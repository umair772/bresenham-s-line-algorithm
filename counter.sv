==> flow/design.v <==
module counter #(parameter BITS = 11, MAX = 480) (clk,reset,incr,out,done);
	input logic clk,reset,incr;
	output logic done;
	output logic [BITS - 1:0] out;
	logic [BITS - 1:0] count;
	always_ff @(posedge clk) begin
		if(reset) begin
			count <= 0;
			done <= 1'b0;
		end else if (count == MAX) begin
			count <= 0;
			done <= 1'b1;
		end else if (incr) begin
			count++;
			done <= 1'b0;
		end else
			count <= count;
	end
		assign out = count;
endmodule
Reports on counter
Tool output for the design above, in the order of the flow. Lines are those of the file above, counted from 1. Operators: Yosys type, input widths -> output width; for muxes data width and select width s. Library cell names are shortened. A cell with n/a has no value.

Top: counter. Clock port: clk. Standard-cell library: sky130hd. Timing corner: tt_025C_1v80.

After elaboration
Counts by Yosys on the flattened word-level netlist (proc, flatten, opt, wreduce; memories kept). Register bits leave out memories and registers merged into their read ports (data or address). Print and check cells are left out. Cells with the same type and inputs are merged into one.

For input port bits the number is 3. Under output and inout bits stands 12. The entry for bits in registers reads 12. Word-level cells: 8.

Add/sub/neg operators: 1. Mux-type cells: 2. The entry for reductions and logical operators reads 2. The entry for equality and inequality tests reads 1.

Operators with widths (number): $add 11x1->11 const B (1); $eq 11x9->1 const B (1); $reduce_bool 2->1 (1); $reduce_or 2->1 (1); $mux 1 (2).

Longest topological paths
Longest topological path by Yosys (ltp), each cell counted once; first at word level (registers and memories cut), then after technology mapping (sequential cells cut; the memories' decode and read muxes count).

The figure for depth in word-level cells is 2. ABC_AREA: 0. Mapped depth: 6. The entry for mapped depth without buffers reads 5.

Netlist
Yosys stat after the flow's synthesis: flattened, memories mapped to cells. It holds for the ABC_AREA given above (unset counts as 0); a run with the other value may have another netlist. The area totals of this step are shown rounded.

Mapped area: 573 um2. The figure for buffers is 2. Under cells in the netlist stands 63. For flip-flops the number is 12. The figure for sequential part of the area is 240 um2.

Cells by type: dfxtp_1 (number 12, area in all 240.23 um2); a21oi_1 (number 7, area in all 35.034 um2); xor2_1 (number 3, area in all 26.275 um2); ha_1 (number 2, area in all 25.024 um2); o31ai_1 (number 3, area in all 22.522 um2); or4_1 (number 3, area in all 22.522 um2); nand4_1 (number 3, area in all 18.768 um2); nor2_1 (number 5, area in all 18.768 um2); nand3_1 (number 3, area in all 15.014 um2); o21ai_0 (number 3, area in all 15.014 um2); nand4_2 (number 1, area in all 12.512 um2); or3_1 (number 2, area in all 12.512 um2); buf_6 (number 1, area in all 11.261 um2); nand2_1 (number 3, area in all 11.261 um2); mux2i_1 (number 1, area in all 10.01 um2); nand3_2 (number 1, area in all 10.01 um2); nor4bb_1 (number 1, area in all 10.01 um2); a31o_2 (number 1, area in all 8.758 um2).

Other cell types: 7; their cells: 8.

Worst setup path after synthesis
OpenSTA on the mapped netlist: ideal clock, no wires. The path of least setup slack (recovery checks aside). Input and output delay are each 20% of the period. Register names are those of the netlist, which keeps one name where synthesis merged equal registers.

Path kind: in2reg. From: input port incr. To: register count[9]. The figure for delay of the path is 0.925 ns. The figure for buffers on the path is 1. Clock period: 2.57 ns. Setup slack: 1.131 ns. Under arrival stands 1.369 ns. For data required time the number is 2.500 ns. Driving pins on the path: 4. The entry for setup time reads 0.070 ns. For time at the first pin the number is 0.514 ns. Under external input delay stands 0.514 ns. Period reached after synthesis: 1.439 ns.

"delay of the path" is the arrival time less input delay plus setup time. "driving pins on the path": output pins that drive a net of the path, with the launching flip-flop's if there is one; two outputs of one cell count as two. "period reached after synthesis" is the clock period less the worst setup slack; recovery checks do not enter. This is arithmetic on one report: input and output delays are still those of the set period (20% each). At most two assigning lines are given for a register; there are more.

Cells stage by stage: buf_6 -> nand4_2 -> or4_1 -> a21oi_1.

Ends and longest elaborated chain, post-synthesis: from (decl) (RTL line 2) `input logic clk,reset,incr;`; to (assign) (RTL line 8) `count <= 0;`; to (assign) (RTL line 17) `count <= count;`; to (decl) (RTL line 5) `logic [BITS - 1:0] count;`.

Chain of elaborated cells between the ends: none given.

Timing after layout
From the final timing report of record 2: the path of least setup slack in the routed layout; clock arrival at registers is part of the times.

Path kind: reg2reg. From: register count[1]. To: register count[6]. Driving pins on the path: 5. For data required time the number is 1.62 ns. Under arrival stands 1.46 ns. The figure for buffers on the path is 0. For time at the first pin the number is 0.24 ns. The entry for setup time reads 0.06 ns. Setup slack: 0.17 ns. Clock period: 1.45 ns.

Between the ends stands the longest chain of elaborated cells between them, by number of cells; it is not shown to be the way that was timed. Of several equally long chains one is given. A line is the first line of the expression or statement that the cell stems from. Yosys adds cells for indexed reads and writes and turns some case tables into memories. At most two assigning lines are given for a register; there are more.

Cells stage by stage: dfxtp_4 -> ha_4 -> nand3_4 -> or3_2 -> a21oi_2. Cells in the longest elaborated chain: 2. Under elaborated cells between the ends (all ways) stands 3. Source lines of those cells: 2. Classes of those cells: add/sub: 1; eq/ne: 1; reduce/logical: 1.

Ends and longest elaborated chain, after layout: from (decl) (RTL line 5) `logic [BITS - 1:0] count;`; from (assign) (RTL line 8) `count <= 0;`; from (assign) (RTL line 17) `count <= count;`; $eq 11x9->1 (RTL line 10) `end else if (count == MAX) begin`; $reduce_or 2->1; to (assign) (RTL line 11) `count <= 0;`; to (assign) (RTL line 17); to (decl) (RTL line 5).

FLOW RESULTS
============

Record of 2 stored runs of the RTL-to-layout flow on counter, platform sky130hd. The runs are unordered. Constraints: input delay and output delay 20% of the set period each, output load 0.01 pF. "reached clock period": clock period set for the run, less the worst setup slack. It is reckoned from that one timing run; input and output delays stay at 20% of the period that was set. "worst path time" is the time allowed to the run's worst setup path (the clock period less input and output delay, where it has them) less its slack. Clock arrival times count: a late capture clock shortens it, a late launch clock lengthens it. "total power after layout" is the tool's figure for a default switching activity; nothing was simulated. The measured numbers are rounded.

Files of record 1:
==> flow/run.sh <==
#!/bin/bash
# the make line also repeats the synthesis and layout settings of config.mk as NAME=value (left out here)
make -C /OpenROAD-flow-scripts/flow DESIGN_CONFIG=/design/flow/config.mk WORK_HOME=/design/flow/orfs CLKGATE_MAP_FILE= finish
==> flow/config.mk <==
export PLATFORM = sky130hd
export DESIGN_NAME = counter
export DESIGN_NICKNAME = counter
export VERILOG_FILES = /design/flow/design.v
export SDC_FILE = /design/flow/constraint.sdc
export NUM_CORES = 4
export LEC_CHECK = 0
export ABC_AREA = 0
export CAP_MARGIN = 20
export CELL_PAD_IN_SITES_DETAIL_PLACEMENT = 1
export CORE_ASPECT_RATIO = 0.73
export CORE_MARGIN = 2
export CORE_UTILIZATION = 64
export CTS_CLUSTER_SIZE = 30
export HOLD_SLACK_MARGIN = -0.09
export MAX_ROUTING_LAYER = met4
export PLACE_DENSITY = 0.52
export SLEW_MARGIN = 25
==> flow/constraint.sdc <==
create_clock -name core_clock -period 1.93 [get_ports {clk}]
set_input_delay 0.3860 -clock core_clock [delete_from_list [all_inputs] [get_ports {clk}]]
set_output_delay 0.3860 -clock core_clock [all_outputs]
set_load 0.01 [all_outputs]

Outcome of record 1: incomplete, floorplanning halted on PDN-0185.

Files of record 2:
==> flow/run.sh <==
#!/bin/bash
# the make line also repeats the synthesis and layout settings of config.mk as NAME=value (left out here)
make -C /OpenROAD-flow-scripts/flow DESIGN_CONFIG=/design/flow/config.mk WORK_HOME=/design/flow/orfs CLKGATE_MAP_FILE= finish
==> flow/config.mk <==
export PLATFORM = sky130hd
export DESIGN_NAME = counter
export DESIGN_NICKNAME = counter
export VERILOG_FILES = /design/flow/design.v
export SDC_FILE = /design/flow/constraint.sdc
export NUM_CORES = 4
export LEC_CHECK = 0
export CAP_MARGIN = 20
export CELL_PAD_IN_SITES_DETAIL_PLACEMENT = 0
export CORE_ASPECT_RATIO = 0.51
export CORE_MARGIN = 2
export CORE_UTILIZATION = 28
export CTS_CLUSTER_DIAMETER = 336
export GPL_ROUTABILITY_DRIVEN = 0
export GPL_TIMING_DRIVEN = 1
export HOLD_SLACK_MARGIN = 0.2
export MAX_ROUTING_LAYER = met4
export MIN_ROUTING_LAYER = met1
export PLACE_DENSITY_LB_ADDON = 0.09
export SETUP_SLACK_MARGIN = 0.28
export SLEW_MARGIN = 15
==> flow/constraint.sdc <==
create_clock -name core_clock -period 1.45 [get_ports {clk}]
set_input_delay 0.2900 -clock core_clock [delete_from_list [all_inputs] [get_ports {clk}]]
set_output_delay 0.2900 -clock core_clock [all_outputs]
set_load 0.01 [all_outputs]

Results of record 2. The die footprint stands at 2440 um2. For the standard-cell area after routing the run shows 961 um2. The chip area after synthesis (Yosys) reads 573 um2. For the post-route worst hold slack the run shows 0.488 ns. The worst path time reads 1.28 ns. Type of the worst setup path: reg2reg. The utilization in the final report reads 0.51. The measured total power after layout is 0.739 mW. The measured final setup TNS is 0.000 ns. The setup slack of the worst path is 0.167 ns. The reached clock period comes to 1.283 ns.
